==> flow/design.v <==
interface Asynchronous_FIFO_bfm_ext #(parameter DATA_WIDTH = 8, parameter ADDR_WIDTH = 6);
logic clk_wr; 
logic clk_rd; 
logic rst_n;
logic wr_en;
logic rd_en;
logic [DATA_WIDTH-1:0] data_in;
logic [DATA_WIDTH-1:0] data_out;
logic full;
logic empty;
logic half;
endinterface
interface Asynchronous_FIFO_bfm_int #(parameter DATA_WIDTH = 8, parameter ADDR_WIDTH = 6);
logic [ADDR_WIDTH:0] wptr;
logic [ADDR_WIDTH:0] rptr;
logic [ADDR_WIDTH-1:0] waddr;
logic [ADDR_WIDTH-1:0] raddr;
logic [ADDR_WIDTH:0] wq2_rptr;
logic [ADDR_WIDTH:0] rq2_wptr;
endinterface
module write_pointer #(
    parameter ADDR_WIDTH = 6
)(
    input  logic                    clk, rst_n, inc,
    input  logic [ADDR_WIDTH:0]     wq2_rptr,
    output logic [ADDR_WIDTH:0]     wptr,
    output logic [ADDR_WIDTH-1:0]   waddr,
    output logic                    full
);
    logic   [ADDR_WIDTH:0]  binary_wptr;
    logic   [ADDR_WIDTH:0]  binary_wptr_next, gray_wptr_next;
    logic                   full_next;
    always_ff @(posedge clk or negedge rst_n) begin
        if (!rst_n) begin
            wptr <= 0;
            binary_wptr <= 0;
            full <= 0;
        end
        else begin 
            wptr <= gray_wptr_next;
            binary_wptr <= binary_wptr_next;
            full <= full_next;
        end
    end
    assign waddr = binary_wptr[ADDR_WIDTH-1:0];
    assign binary_wptr_next = binary_wptr + (inc & ~full);
    assign gray_wptr_next = (binary_wptr_next>>1) ^ binary_wptr_next;
    assign full_next =  ((gray_wptr_next[ADDR_WIDTH-2:0] == wq2_rptr[ADDR_WIDTH-2:0]) &&
                        (gray_wptr_next[ADDR_WIDTH-1:0] != wq2_rptr[ADDR_WIDTH-1:0]) && 
                        (gray_wptr_next[ADDR_WIDTH] != wq2_rptr[ADDR_WIDTH]));
endmodule
# --- Reports on write_pointer ---
# What the tools print for write_pointer, step after step.
# Lines are those of the file above, counted from 1.
# Operators carry their Yosys type and port widths (W data, S select, Z words).
# Library cell names are shortened.
design:
  design: "write_pointer"
  clock_port: "clk"
  cell_library: "sky130hd"
  lib_corner: "tt_025C_1v80"

# --- Word-level counts ---
# Counts by Yosys on the flattened word-level netlist (proc, flatten, opt, wreduce; memories kept). Register bits leave out memories and registers merged into their read ports (data or address); mux counts leave out enables and synchronous resets folded into registers. Print and check cells are left out. Cells with the same type and inputs are merged into one.
bits:
  register_bits: 15
  out_inout_bits: 14
  word_cells: 12
classes:
  addsub: 1
  eq_ne: 3
  n_logic: 3
  reduce_and_logical: 2
op_table:
  columns: ["op", "n"]
  rows:
  - ["$and A1 B7 Y7", 1]
  - ["$not A1 Y7", 1]
  - ["$xor A6 B7 Y7", 1]
  - ["$add A7 B7 Y7", 1]
  - ["$ne A6 B6 Y1", 1]
  - ["$eq A5 B5 Y1", 1]
  - ["$logic_and A1 B1 Y1", 2]
  - ["$ne A1 B1 Y1", 1]

# --- Longest topological paths ---
# Depth = most cells in a row (Yosys ltp): at word level without a register or memory, in the mapped netlist without a sequential cell, where the memories' decode and read muxes count.
logic_depth:
  word_depth: 7
  ABC_AREA: 0
  mapped_depth: 8
  depth_no_buf: 8

# --- After synthesis ---
# Source: synth_stat.txt of the flow (Yosys; design flattened, memories mapped). It holds for the ABC_AREA given above (unset counts as 0); a run with the other value may have another netlist.
types:
  columns: ["cell", "n"]
  rows:
  - ["dfrtp_1", 14]
  - ["xor2_1", 9]
  - ["xnor2_1", 8]
  - ["ha_1", 2]
  - ["nand2_1", 5]
  - ["xor2_2", 1]
  - ["inv_1", 4]
  - ["nand3_1", 3]
  - ["nor2b_1", 2]
  - ["or3_1", 2]
  - ["o2111a_1", 1]
  - ["or3_4", 1]
  - ["mux2i_1", 1]
  - ["a22o_1", 1]
  - ["and4_1", 1]
  - ["a211oi_1", 1]
  - ["nand2b_1", 1]
  - ["a21oi_1", 1]
# Other cell types: 2; their cells: 2.
mapped:
  cell_count: 60
  yosys_area_mm2: 0.0006919
  sequential_area_mm2: 0.0003503
  ffs: 14

# --- Worst setup path after synthesis ---
# Path of least setup slack by OpenSTA after synthesis, without wires, with an ideal clock, recovery checks aside; 20% of the period is set as input and as output delay. Where synthesis merged equal registers, the netlist keeps one of their names.
synth_path:
  path_kind: "input port to flip-flop"
  startpoint: "input inc"
  endpoint: "register full"
  clock_period_ns: 3.76
  setup_time_ns: 0.122
  t_first_pin_ns: 0.752
  arrival_ns: 2.253
  t_required_ns: 3.638
  slack_ns: 1.385
  delay_ns: 1.623
  driving_pins: 8
  n_path_buf: 0
  period_less_setup_slack_ns: 2.375
# "delay_ns" = arrival - input delay + setup time.
# "driving_pins" counts driving pins, that of a launching flip-flop among them; a cell with two outputs on the path counts twice.
# "period_less_setup_slack_ns" = period - worst setup slack (recovery checks aside). The figure is calculated, with input and output delays left at 20% of the set period.
# The rows between start and end are the longest chain of elaborated cells between them; the timing report does not say that the signal goes this way. Where chains are equally long, one stands for them.
# Each line given opens the expression or statement behind the cell; cells for indexed reads and writes are added by Yosys, which also makes memories of some case tables.
synth_between:
  cell_sequence: "nor2b_1 > ha_1 > ha_1 > nand3_1 > a21oi_1 > or3_1 > and4_1 > o2111a_1"
  elab_chain_len: 6
synth_rtl:
  columns: ["element", "line", "rtl"]
  rows:
  - ["from (decl)", 24, "input  logic                    clk, rst_n, inc,"]
  - ["$and A1 B7 Y7", 46, "assign binary_wptr_next = binary_wptr + (inc & ~full);"]
  - ["$add A7 B7 Y7", 46, null]
  - ["$xor A6 B7 Y7", 47, "assign gray_wptr_next = (binary_wptr_next>>1) ^ binary_wptr_next;"]
  - ["$eq A5 B5 Y1", 48, "assign full_next =  ((gray_wptr_next[ADDR_WIDTH-2:0] == wq2_rptr[ADDR_WIDTH-2:0]) &&"]
  - ["$logic_and A1 B1 Y1 (2 in a row)", 48, null]
  - ["to (assign)", 37, "full <= 0;"]
  - ["to (assign)", 42, "full <= full_next;"]
  - ["to (decl)", 28, "output logic                    full"]

# --- Worst path after layout ---
# Path of least setup slack in the final report of stored run 1 (OpenROAD, finished layout, wires in). Where an end is a register, its clock arrival counts in the times.
layout_path:
  path_kind: "flip-flop to flip-flop"
  startpoint: "register full"
  endpoint: "register full"
  clock_period_ns: 2.24
  setup_time_ns: 0.10
  t_first_pin_ns: 0.27
  arrival_ns: 2.13
  t_required_ns: 2.41
  slack_ns: 0.28
  driving_pins: 9
  n_path_buf: 0
# The rows between start and end are the longest chain of elaborated cells between them; the timing report does not say that the signal goes this way. Where chains are equally long, one stands for them.
layout_between:
  cell_sequence: "dfrtp_1 > nor2b_4 > ha_4 > ha_4 > nor2b_1 > a22o_1 > or3_4 > and4_1 > o2111a_1"
  elab_chain_len: 7
layout_rtl:
  columns: ["element", "line", "rtl"]
  rows:
  - ["from (decl)", 28, "output logic                    full"]
  - ["from (assign)", 37, "full <= 0;"]
  - ["from (assign)", 42, "full <= full_next;"]
  - ["$not A1 Y7", 46, "assign binary_wptr_next = binary_wptr + (inc & ~full);"]
  - ["$and A1 B7 Y7", 46, null]
  - ["$add A7 B7 Y7", 46, null]
  - ["$xor A6 B7 Y7", 47, "assign gray_wptr_next = (binary_wptr_next>>1) ^ binary_wptr_next;"]
  - ["$eq A5 B5 Y1", 48, "assign full_next =  ((gray_wptr_next[ADDR_WIDTH-2:0] == wq2_rptr[ADDR_WIDTH-2:0]) &&"]
  - ["$logic_and A1 B1 Y1 (2 in a row)", 48, null]
  - ["to (assign)", 37, null]
  - ["to (assign)", 42, null]
  - ["to (decl)", 28, null]

Subject: flow runs of write_pointer

Hi,

Module write_pointer, platform sky130hd: 2 stored runs of the flow (Yosys, OpenROAD) with differing settings, in no particular order. Input and output delays are each 20% of the period that was set; the output load is 0.01 pF.
"period_less_ws_ns" means the clock period less the worst setup slack. The figure is calculated, with input and output delays left at 20% of the set period.
"timing.worst_path_ns" means the part of the period allowed to the worst setup path (the constraints hold back 20% at inputs and 20% at outputs) less its slack; where the path has registers, the arrival times of their clocks count too.
"power_total_mw": no workload was simulated; the value follows from the tool's default switching activity.

--- stored run 1 ---
==> flow/run.sh <==
#!/bin/bash
# the make line also repeats the synthesis and layout settings of config.mk as NAME=value (left out here)
make -C /OpenROAD-flow-scripts/flow DESIGN_CONFIG=/design/flow/config.mk WORK_HOME=/design/flow/orfs CLKGATE_MAP_FILE= finish
==> flow/config.mk <==
export PLATFORM = sky130hd
export DESIGN_NAME = write_pointer
export DESIGN_NICKNAME = write_pointer
export VERILOG_FILES = /design/flow/design.v
export SDC_FILE = /design/flow/constraint.sdc
export NUM_CORES = 4
export LEC_CHECK = 0
export CAP_MARGIN = 20
export CORE_MARGIN = 2
export CORE_UTILIZATION = 40
export SETUP_SLACK_MARGIN = 0.51
export SLEW_MARGIN = 20
==> flow/constraint.sdc <==
create_clock -name core_clock -period 2.24 [get_ports {clk}]
set_input_delay 0.4480 -clock core_clock [delete_from_list [all_inputs] [get_ports {clk}]]
set_output_delay 0.4480 -clock core_clock [all_outputs]
set_load 0.01 [all_outputs]

==> results, as YAML <==
results:
  power_total_mw: 1.743
  dieArea_mm2: 0.0020784
  synthesis_area_mm2: 0.0006919
  utilization_pct: 69.7
  total_negative_slack_ns: 0.000
  final_setup_ws_ns: 0.277
  timing.worst_path_ns: 1.96
  critical_path_type: "flip-flop to flip-flop"
  period_less_ws_ns: 1.963

--- stored run 2 ---
==> flow/run.sh <==
#!/bin/bash
# the make line also repeats the synthesis and layout settings of config.mk as NAME=value (left out here)
make -C /OpenROAD-flow-scripts/flow DESIGN_CONFIG=/design/flow/config.mk WORK_HOME=/design/flow/orfs CLKGATE_MAP_FILE= finish
==> flow/config.mk <==
export PLATFORM = sky130hd
export DESIGN_NAME = write_pointer
export DESIGN_NICKNAME = write_pointer
export VERILOG_FILES = /design/flow/design.v
export SDC_FILE = /design/flow/constraint.sdc
export NUM_CORES = 4
export LEC_CHECK = 0
export CAP_MARGIN = 20
export CELL_PAD_IN_SITES_DETAIL_PLACEMENT = 0
export CELL_PAD_IN_SITES_GLOBAL_PLACEMENT = 0
export CORE_MARGIN = 2
export CORE_UTILIZATION = 36
export CTS_CLUSTER_SIZE = 11
export GPL_TIMING_DRIVEN = 0
export MIN_ROUTING_LAYER = met1
export PLACE_DENSITY_LB_ADDON = 0.29
export SLEW_MARGIN = 20
export TNS_END_PERCENT = 25
==> flow/constraint.sdc <==
create_clock -name core_clock -period 3.74 [get_ports {clk}]
set_input_delay 0.7480 -clock core_clock [delete_from_list [all_inputs] [get_ports {clk}]]
set_output_delay 0.7480 -clock core_clock [all_outputs]
set_load 0.01 [all_outputs]

==> results, as YAML <==
results:
  power_total_mw: 0.8585
  dieArea_mm2: 0.0022887
  synthesis_area_mm2: 0.0006919
  utilization_pct: 56.1
  total_negative_slack_ns: 0.000
  final_setup_ws_ns: 1.087
  timing.worst_path_ns: 1.91
  critical_path_type: "input port to flip-flop"
  period_less_ws_ns: 2.653

Regards
