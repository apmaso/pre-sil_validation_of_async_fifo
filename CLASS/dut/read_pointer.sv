==> flow/design.v <==
interface Asynchronous_FIFO_bfm_ext #(parameter DATA_WIDTH = 8, parameter ADDR_WIDTH = 6);
logic clk_wr; 
logic clk_rd; 
logic rst_n;
logic wr_en;
logic rd_en;
logic [DATA_WIDTH-1:0] data_in;
logic [DATA_WIDTH-1:0] data_out;
logic full;
logic empty;
logic half;
endinterface
interface Asynchronous_FIFO_bfm_int #(parameter DATA_WIDTH = 8, parameter ADDR_WIDTH = 6);
logic [ADDR_WIDTH:0] wptr;
logic [ADDR_WIDTH:0] rptr;
logic [ADDR_WIDTH-1:0] waddr;
logic [ADDR_WIDTH-1:0] raddr;
logic [ADDR_WIDTH:0] wq2_rptr;
logic [ADDR_WIDTH:0] rq2_wptr;
endinterface
module read_pointer #(
    parameter ADDR_WIDTH = 6
)(
    input  logic                    clk, rst_n, inc,
    input  logic [ADDR_WIDTH:0]     rq2_wptr,
    output logic [ADDR_WIDTH:0]     rptr, 
    output logic [ADDR_WIDTH-1:0]   raddr,
    output logic                    empty
);
    logic [ADDR_WIDTH:0]    gray_rptr_next;
    logic [ADDR_WIDTH:0]    binary_rptr, binary_rptr_next;
    logic                   empty_next;
    always_ff @(posedge clk or negedge rst_n) begin
        if (!rst_n) begin
            rptr <= 0;
            binary_rptr <= 0;
            empty <= 1;
        end
        else begin
            rptr <= gray_rptr_next;
            binary_rptr <= binary_rptr_next;
            empty <= empty_next;
        end
    end
    assign empty_next = (gray_rptr_next == rq2_wptr);
    assign gray_rptr_next = (binary_rptr_next >> 1) ^ binary_rptr_next;
    assign binary_rptr_next = binary_rptr + (inc & ~empty);
    assign raddr = binary_rptr[ADDR_WIDTH-1:0];
endmodule
* Reports on read_pointer *
Tool output for the design above, in the order of the flow.
Lines are those of the file above, counted from 1.
Operators: Yosys type, input widths -> output width; for muxes data width and select width s.
The mark n/a stands for no value.

inputs
  design top = read_pointer
  clock port = clk
  cell library = sky130hd
  corner = tt_025C_1v80

* Elaborated design *
Source: Yosys, flattened and elaborated, memories not mapped. Widths are those after wreduce; folded enables and synchronous resets count as part of the registers. Registers that Yosys merges into a memory's read port (data or address) are not register bits. Print and check cells do not count. Equal cells are merged and count once.

bit counts
  elaborated cells = 8
  flip-flop bits (word level) = 15
  input bits = 10

cells by class
  add/sub/neg operators = 1
  equal/unequal tests = 1
  bitwise gates (word level) = 3

operators with widths
  kind         count
  $and 1x7->7  1
  $not 1->7    1
  $xor 6x7->7  1
  $add 7x7->7  1
  $eq 7x7->1   1

* Depth *
Longest topological path by Yosys (ltp), each cell counted once; first at word level (registers and memories cut), then after technology mapping (sequential cells cut; the memories' decode and read muxes count).

logic depth
  depth in word-level cells = 5
  ABC_AREA = 0
  mapped depth = 8
  mapped depth without buffers = 7

* Netlist *
Source: synth_stat.txt of the flow (Yosys; design flattened, memories mapped). It holds for the ABC_AREA given above (unset counts as 0); a run with the other value may have another netlist.
The area totals of this step are shown rounded.

cells by type
  type                        count
  sky130_fd_sc_hd__dfrtp_1    13
  sky130_fd_sc_hd__xnor2_1    11
  sky130_fd_sc_hd__xor2_1     9
  sky130_fd_sc_hd__nand3_1    6
  sky130_fd_sc_hd__a2111oi_4  1
  sky130_fd_sc_hd__dfstp_2    1
  sky130_fd_sc_hd__ha_1       2
  sky130_fd_sc_hd__buf_6      2
  sky130_fd_sc_hd__inv_1      6
  sky130_fd_sc_hd__xnor3_1    1
  sky130_fd_sc_hd__a21oi_1    4
  sky130_fd_sc_hd__nor3_1     4
  sky130_fd_sc_hd__nand2_1    5
  sky130_fd_sc_hd__o311ai_0   2
  sky130_fd_sc_hd__buf_2      3
  sky130_fd_sc_hd__o211ai_1   2
  sky130_fd_sc_hd__and4b_4    1
  sky130_fd_sc_hd__nand4_1    2

Other cell types: 16; their cells: 19.

synthesis totals
  cells in the netlist = 94
  mapped flip-flops = 14
  sequential part of the area = 350 um^2
  buffers = 6
  cell area after synthesis = 950 um^2

* Worst setup path after synthesis *
OpenSTA on the mapped netlist: ideal clock, no wires. The path of least setup slack (recovery checks aside). Input and output delay are each 20% of the period. Register names are those of the netlist, which keeps one name where synthesis merged equal registers.

path post-synthesis
  path kind = input to register
  start point = input inc
  end point = register empty
  clock period = 2,170 ps
  stages = 8
  slack = 163 ps
  arrival time = 1,917 ps
  external input delay = 434 ps
  library setup time = 90 ps
  path delay = 1,573 ps
  period reached after synthesis = 2,007 ps

"path delay" = arrival - input delay + setup time.
"stages": output pins that drive a net of the path, with the launching flip-flop's if there is one; two outputs of one cell count as two.
"period reached after synthesis" is the clock period less the worst setup slack; recovery checks do not enter. This is arithmetic on one report: input and output delays are still those of the set period (20% each).
The rows between start and end are the longest chain of elaborated cells between them; the timing report does not say that the signal goes this way. Where chains are equally long, one stands for them.
Each line given opens the expression or statement behind the cell; cells for indexed reads and writes are added by Yosys, which also makes memories of some case tables.

on the way, post-synthesis
  cell sequence = sky130_fd_sc_hd__nor2b_1 > sky130_fd_sc_hd__ha_1 > sky130_fd_sc_hd__buf_2 > sky130_fd_sc_hd__and3_1 > sky130_fd_sc_hd__nand4_1 > sky130_fd_sc_hd__o311ai_0 > sky130_fd_sc_hd__o22ai_1 > sky130_fd_sc_hd__nor4_2
  length of the longest elaborated chain = 4

RTL lines, path post-synthesis
  what         RTL line  text
  from (decl)  24        input  logic                    clk, rst_n, inc,
  $and 1x7->7  47        assign binary_rptr_next = binary_rptr + (inc & ~empty);
  $add 7x7->7  47
  $xor 6x7->7  46        assign gray_rptr_next = (binary_rptr_next >> 1) ^ binary_rptr_next;
  $eq 7x7->1   45        assign empty_next = (gray_rptr_next == rq2_wptr);
  to (assign)  37        empty <= 1;
  to (assign)  42        empty <= empty_next;
  to (decl)    28        output logic                    empty

* Path in the finished layout *
From the final timing report of run 1: the path of least setup slack in the routed layout; clock arrival at registers is part of the times.
The path's times are printed in steps of 10 ps; the period is the one set.

path after layout
  path kind = register to register
  start point = register empty
  end point = register empty
  slack = -900 ps
  stages = 8
  library setup time = 80 ps
  arrival time = 2,230 ps
  clock period = 1,120 ps

The rows between start and end are the longest chain of elaborated cells between them; the timing report does not say that the signal goes this way. Where chains are equally long, one stands for them.

on the way, after layout
  cell sequence = sky130_fd_sc_hd__dfstp_2 > sky130_fd_sc_hd__nor2b_4 > sky130_fd_sc_hd__ha_4 > sky130_fd_sc_hd__and4b_4 > sky130_fd_sc_hd__a2111oi_4 > sky130_fd_sc_hd__xnor2_2 > sky130_fd_sc_hd__xor2_1 > sky130_fd_sc_hd__nor4_2
  length of the longest elaborated chain = 5

RTL lines, path after layout
  what           RTL line  text
  from (decl)    28        output logic                    empty
  from (assign)  37        empty <= 1;
  from (assign)  42        empty <= empty_next;
  $not 1->7      47        assign binary_rptr_next = binary_rptr + (inc & ~empty);
  $and 1x7->7    47
  $add 7x7->7    47
  $xor 6x7->7    46        assign gray_rptr_next = (binary_rptr_next >> 1) ^ binary_rptr_next;
  $eq 7x7->1     45        assign empty_next = (gray_rptr_next == rq2_wptr);
  to (assign)    37
  to (assign)    42
  to (decl)      28

Nets of the timed path that keep an RTL name, with a line that drives or declares them; the list need not be complete.

named nets, after layout
  signal             RTL line
  gray_rptr_next[3]  46

2 stored runs of read_pointer in the flow (synthesis by Yosys, layout by OpenROAD, sky130hd cells), in arbitrary order. Constraints: input delay and output delay 20% of the set period each, output load 0.01 pF.
"achieved clock period" is the run's clock period less its worst setup slack. It is reckoned from that one timing run; input and output delays stay at 20% of the period that was set.
"worst setup path time" means the part of the period allowed to the worst setup path (the constraints hold back 20% at inputs and 20% at outputs) less its slack; where the path has registers, the arrival times of their clocks count too.
"power": no workload was simulated; the value follows from the tool's default switching activity.
"worst setup path time" is known to 10 ps.
The results are shown rounded.

Run 1
==> flow/run.sh <==
#!/bin/bash
# the make line also repeats the synthesis and layout settings of config.mk as NAME=value (left out here)
make -C /OpenROAD-flow-scripts/flow DESIGN_CONFIG=/design/flow/config.mk WORK_HOME=/design/flow/orfs CLKGATE_MAP_FILE= finish
==> flow/config.mk <==
export PLATFORM = sky130hd
export DESIGN_NAME = read_pointer
export DESIGN_NICKNAME = read_pointer
export VERILOG_FILES = /design/flow/design.v
export SDC_FILE = /design/flow/constraint.sdc
export NUM_CORES = 4
export LEC_CHECK = 0
export CAP_MARGIN = 20
export CORE_MARGIN = 2
export CORE_UTILIZATION = 40
export SLEW_MARGIN = 20
==> flow/constraint.sdc <==
create_clock -name core_clock -period 1.12 [get_ports {clk}]
set_input_delay 0.2240 -clock core_clock [delete_from_list [all_inputs] [get_ports {clk}]]
set_output_delay 0.2240 -clock core_clock [all_outputs]
set_load 0.01 [all_outputs]

==> results of run 1 <==
chip area after synthesis (Yosys): 950 um^2
die area: 2,800 um^2
standard-cell area of the final layout: 1,800 um^2
utilization: 0.81
worst setup slack after layout: -900 ps
total negative slack: -7,600 ps
power: 5,200 µW
achieved clock period: 2,019 ps
worst setup path time: 2,020 ps
worst setup path kind: register to register

Run 2
==> flow/run.sh <==
#!/bin/bash
# the make line also repeats the synthesis and layout settings of config.mk as NAME=value (left out here)
make -C /OpenROAD-flow-scripts/flow DESIGN_CONFIG=/design/flow/config.mk WORK_HOME=/design/flow/orfs CLKGATE_MAP_FILE= finish
==> flow/config.mk <==
export PLATFORM = sky130hd
export DESIGN_NAME = read_pointer
export DESIGN_NICKNAME = read_pointer
export VERILOG_FILES = /design/flow/design.v
export SDC_FILE = /design/flow/constraint.sdc
export NUM_CORES = 4
export LEC_CHECK = 0
export CAP_MARGIN = 0
export CELL_PAD_IN_SITES_GLOBAL_PLACEMENT = 1
export CORE_MARGIN = 2
export CORE_UTILIZATION = 26
export CTS_CLUSTER_DIAMETER = 84
export CTS_CLUSTER_SIZE = 59
export GPL_TIMING_DRIVEN = 0
export MIN_ROUTING_LAYER = met2
export PLACE_DENSITY = 0.92
export SETUP_SLACK_MARGIN = 0.49
export SLEW_MARGIN = 20
==> flow/constraint.sdc <==
create_clock -name core_clock -period 1.88 [get_ports {clk}]
set_input_delay 0.3760 -clock core_clock [delete_from_list [all_inputs] [get_ports {clk}]]
set_output_delay 0.3760 -clock core_clock [all_outputs]
set_load 0.01 [all_outputs]

==> results of run 2 <==
chip area after synthesis (Yosys): 950 um^2
die area: 4,200 um^2
standard-cell area of the final layout: 1,500 um^2
utilization: 0.44
worst setup slack after layout: -170 ps
total negative slack: -170 ps
power: 2,500 µW
achieved clock period: 2,048 ps
worst setup path time: 2,050 ps
worst setup path kind: register to register
